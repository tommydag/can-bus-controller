==> flow/design.v <==
`timescale 1ns / 1ps
module BaudGen(clk,rst,baud_clk);
input clk,rst;
output reg baud_clk;
parameter EndCount = 10'd800;
reg[9:0] count = 0;
always@(posedge clk)begin
	if(rst == 1) begin
		count <=10'd0;
		baud_clk <= 10'd0;
	end
	else if(count == EndCount) begin
		count <= 10'd0; 
		baud_clk <= ~baud_clk;
		end
	else begin
		count <= count + 10'd1;
		baud_clk <= baud_clk;
		end
	end
endmodule
# Tool chain data of BaudGen
# Tool output for the design above, in the order of the flow.
# Lines are those of the file above, counted from 1.
# Cell names lack the library's common part.
# The mark -- stands for no value.
# design
design	BaudGen
clock_port	clk
cell_library	sky130hd
pvt_corner	tt_025C_1v80

# Word-level counts
# Counts by Yosys on the flattened word-level netlist (proc, flatten, opt, wreduce; memories kept). Register bits leave out memories and registers merged into their read ports (data or address); mux counts leave out enables and synchronous resets folded into registers. Print and check cells are left out. Cells with the same type and inputs are merged into one.
# bits
mem_bits_ro	0
output_inout_bits	1
latch_bits	0
reg_bits	11
clocked_rd_ports_x_width	0
word_cells	6
n_memories	0
ram_bits	0
in_bits	2
# classes
shift	0
mux	0
n_cmp	0
eq_ne	1
n_addsub	1
n_reduce_logical	1
div	0
n_mul	0
n_logic	1
# ops
cell	count
10-bit by 1-bit adder with 10-bit output with constant B	1
10-bit == test with constant B	1
2-bit OR reduction	1
1-bit inverter	1

# Depth
# Yosys ltp: most cells in a row. Word level: on the elaborated netlist, between registers, memories and ports. Mapped: between sequential cells and ports; inverters and the memories' decode and read muxes count.
# logic_depth
depth_word	2
abc_area	0
depth_mapped	5
depth_no_buf	5

# Netlist
# Yosys stat after the flow's synthesis: flattened, memories mapped to cells. It holds for the ABC_AREA given above (unset counts as 0); a run with the other value may have another netlist.
# by_type
cell_type	count	type_area_um2
dfxtp_1	11	220.211
o41ai_4	1	27.526
ha_1	2	25.024
nor2_1	6	22.522
nand4_4	1	21.27
a21oi_1	4	20.019
nand3_1	4	20.019
o21ai_0	4	20.019
inv_1	5	18.768
or3_1	3	18.768
xor2_1	2	17.517
mux2_2	1	11.261
or4_4	1	11.261
a21oi_2	1	8.758
nand4b_1	1	8.758
or3b_1	1	8.758
xnor2_1	1	8.758
nand2_1	2	7.507
# Not listed: further types 6, cells in them 6.
# mapped
buffers	1
ffs	11
cells	57
sequential_area_um2	220.2
mapped_area_um2	535.5

# Path before layout
# Path of least setup slack by OpenSTA after synthesis, without wires, with an ideal clock, recovery checks aside; 20% of the period is set as input and as output delay. Where synthesis merged equal registers, the netlist keeps one of their names.
# synth_timing
path_type	register to register
from	register count[3]
to	register baud_clk
path_buffers	0
path_delay_ps	1431
required_time_ps	1279
path_slack_ps	-30
driving_pins	4
t_first_pin_ps	0
tclk_ps	1400
t_arrival_ps	1310
setup_time_ps	121
period_less_setup_slack_ps	1430
# "path_delay_ps" is the arrival time less input delay plus setup time.
# "driving_pins": output pins that drive a net of the path, with the launching flip-flop's if there is one; two outputs of one cell count as two.
# "period_less_setup_slack_ps" is the clock period less the worst setup slack; recovery checks do not enter. This is arithmetic on one report: input and output delays are still those of the set period (20% each).
# The rows between start and end are the longest chain of elaborated cells between them; the timing report does not say that the signal goes this way. Where chains are equally long, one stands for them.
# A line is the first line of the expression or statement that the cell stems from. Yosys adds cells for indexed reads and writes and turns some case tables into memories.
# A register here has more assigning lines than the two given.
# synth_via
cell_sequence	dfxtp_1 > or3b_1 > nor4_1 > mux2_2
elab_chain_len	1
cone_cells	1
cone_lines	1
classes_between	1 x eq/ne
# synth_lines
element	line	source
from (decl)	6	reg[9:0] count = 0;
from (assign)	9	count <=10'd0;
from (assign)	17	count <= count + 10'd1;
10-bit == test	12	else if(count == EndCount) begin
to (assign)	14	baud_clk <= ~baud_clk;
to (assign)	18	baud_clk <= baud_clk;
to (decl)	4	output reg baud_clk;

# Timing after layout
# Path of least setup slack in the final report of stored run 1 (OpenROAD, finished layout, wires in). Where an end is a register, its clock arrival counts in the times.
# The path's times are printed in steps of 10 ps; the period is the one set.
# layout_timing
path_type	register to register
from	register count[0]
to	register baud_clk
tclk_ps	1450
path_buffers	0
driving_pins	6
required_time_ps	1610
t_first_pin_ps	270
path_slack_ps	20
t_arrival_ps	1590
setup_time_ps	110
# The rows between start and end are the longest chain of elaborated cells between them; the timing report does not say that the signal goes this way. Where chains are equally long, one stands for them.
# A register here has more assigning lines than the two given.
# layout_via
cell_sequence	dfxtp_2 > inv_2 > ha_4 > nand4b_1 > nor4_2 > mux2_2
elab_chain_len	1
cone_cells	1
cone_lines	1
classes_between	1 x eq/ne
# layout_lines
element	line	source
from (decl)	6	reg[9:0] count = 0;
from (assign)	9	count <=10'd0;
from (assign)	17	count <= count + 10'd1;
10-bit == test	12	else if(count == EndCount) begin
to (assign)	14	baud_clk <= ~baud_clk;
to (assign)	18	baud_clk <= baud_clk;
to (decl)	4	output reg baud_clk;

## Implementation results

Stored flow runs of BaudGen (2 of them; Yosys, OpenROAD, sky130hd). They differ in their settings and are not a sequence. Constraints: input delay and output delay 20% of the set period each, output load 0.01 pF.
"period_reached_ps" means the clock period less the worst setup slack. The figure is calculated, with input and output delays left at 20% of the set period.
By "worst_path_time_ps" is meant the share of the clock period that the worst setup path is allowed (20% is reserved at inputs, 20% at outputs), minus its slack. Clock arrival times at its registers enter into it.
"worst_path_time_ps" is given in steps of 10 ps.

Stored run 1, flow files:
==> flow/run.sh <==
#!/bin/bash
# the make line also repeats the synthesis and layout settings of config.mk as NAME=value (left out here)
make -C /OpenROAD-flow-scripts/flow DESIGN_CONFIG=/design/flow/config.mk WORK_HOME=/design/flow/orfs CLKGATE_MAP_FILE= finish
==> flow/config.mk <==
export PLATFORM = sky130hd
export DESIGN_NAME = BaudGen
export DESIGN_NICKNAME = BaudGen
export VERILOG_FILES = /design/flow/design.v
export SDC_FILE = /design/flow/constraint.sdc
export NUM_CORES = 4
export LEC_CHECK = 0
export CAP_MARGIN = 20
export CELL_PAD_IN_SITES_GLOBAL_PLACEMENT = 1
export CORE_ASPECT_RATIO = 0.95
export CORE_MARGIN = 8
export CORE_UTILIZATION = 32
export CTS_CLUSTER_SIZE = 20
export SLEW_MARGIN = 20
==> flow/constraint.sdc <==
create_clock -name core_clock -period 1.45 [get_ports {clk}]
set_input_delay 0.2900 -clock core_clock [delete_from_list [all_inputs] [get_ports {clk}]]
set_output_delay 0.2900 -clock core_clock [all_outputs]
set_load 0.01 [all_outputs]

==> results of stored run 1, as CSV <==
result,value
period_reached_ps,1426
holdWs_ps,519
worst_path_time_ps,1430
critical_path_type,"register to register"
tns_setup_ps,0
ws_setup_ps,24
utilization_frac,0.45
ys_area_um2,535.5
design_die_area_um2,3238.8
stdcell_area_um2,709.4

Stored run 2, flow files:
==> flow/run.sh <==
#!/bin/bash
# the make line also repeats the synthesis and layout settings of config.mk as NAME=value (left out here)
make -C /OpenROAD-flow-scripts/flow DESIGN_CONFIG=/design/flow/config.mk WORK_HOME=/design/flow/orfs CLKGATE_MAP_FILE= finish
==> flow/config.mk <==
export PLATFORM = sky130hd
export DESIGN_NAME = BaudGen
export DESIGN_NICKNAME = BaudGen
export VERILOG_FILES = /design/flow/design.v
export SDC_FILE = /design/flow/constraint.sdc
export NUM_CORES = 4
export LEC_CHECK = 0
export ABC_AREA = 1
export CAP_MARGIN = 10
export CELL_PAD_IN_SITES_GLOBAL_PLACEMENT = 3
export CORE_ASPECT_RATIO = 0.61
export CORE_MARGIN = 2
export CORE_UTILIZATION = 63
export CTS_CLUSTER_DIAMETER = 396
export GPL_TIMING_DRIVEN = 1
export PLACE_DENSITY_LB_ADDON = 0.11
export SLEW_MARGIN = 20
export TNS_END_PERCENT = 20
==> flow/constraint.sdc <==
create_clock -name core_clock -period 2.01 [get_ports {clk}]
set_input_delay 0.4020 -clock core_clock [delete_from_list [all_inputs] [get_ports {clk}]]
set_output_delay 0.4020 -clock core_clock [all_outputs]
set_load 0.01 [all_outputs]

Stored run 2: no results, floorplanning failed with PDN-0185
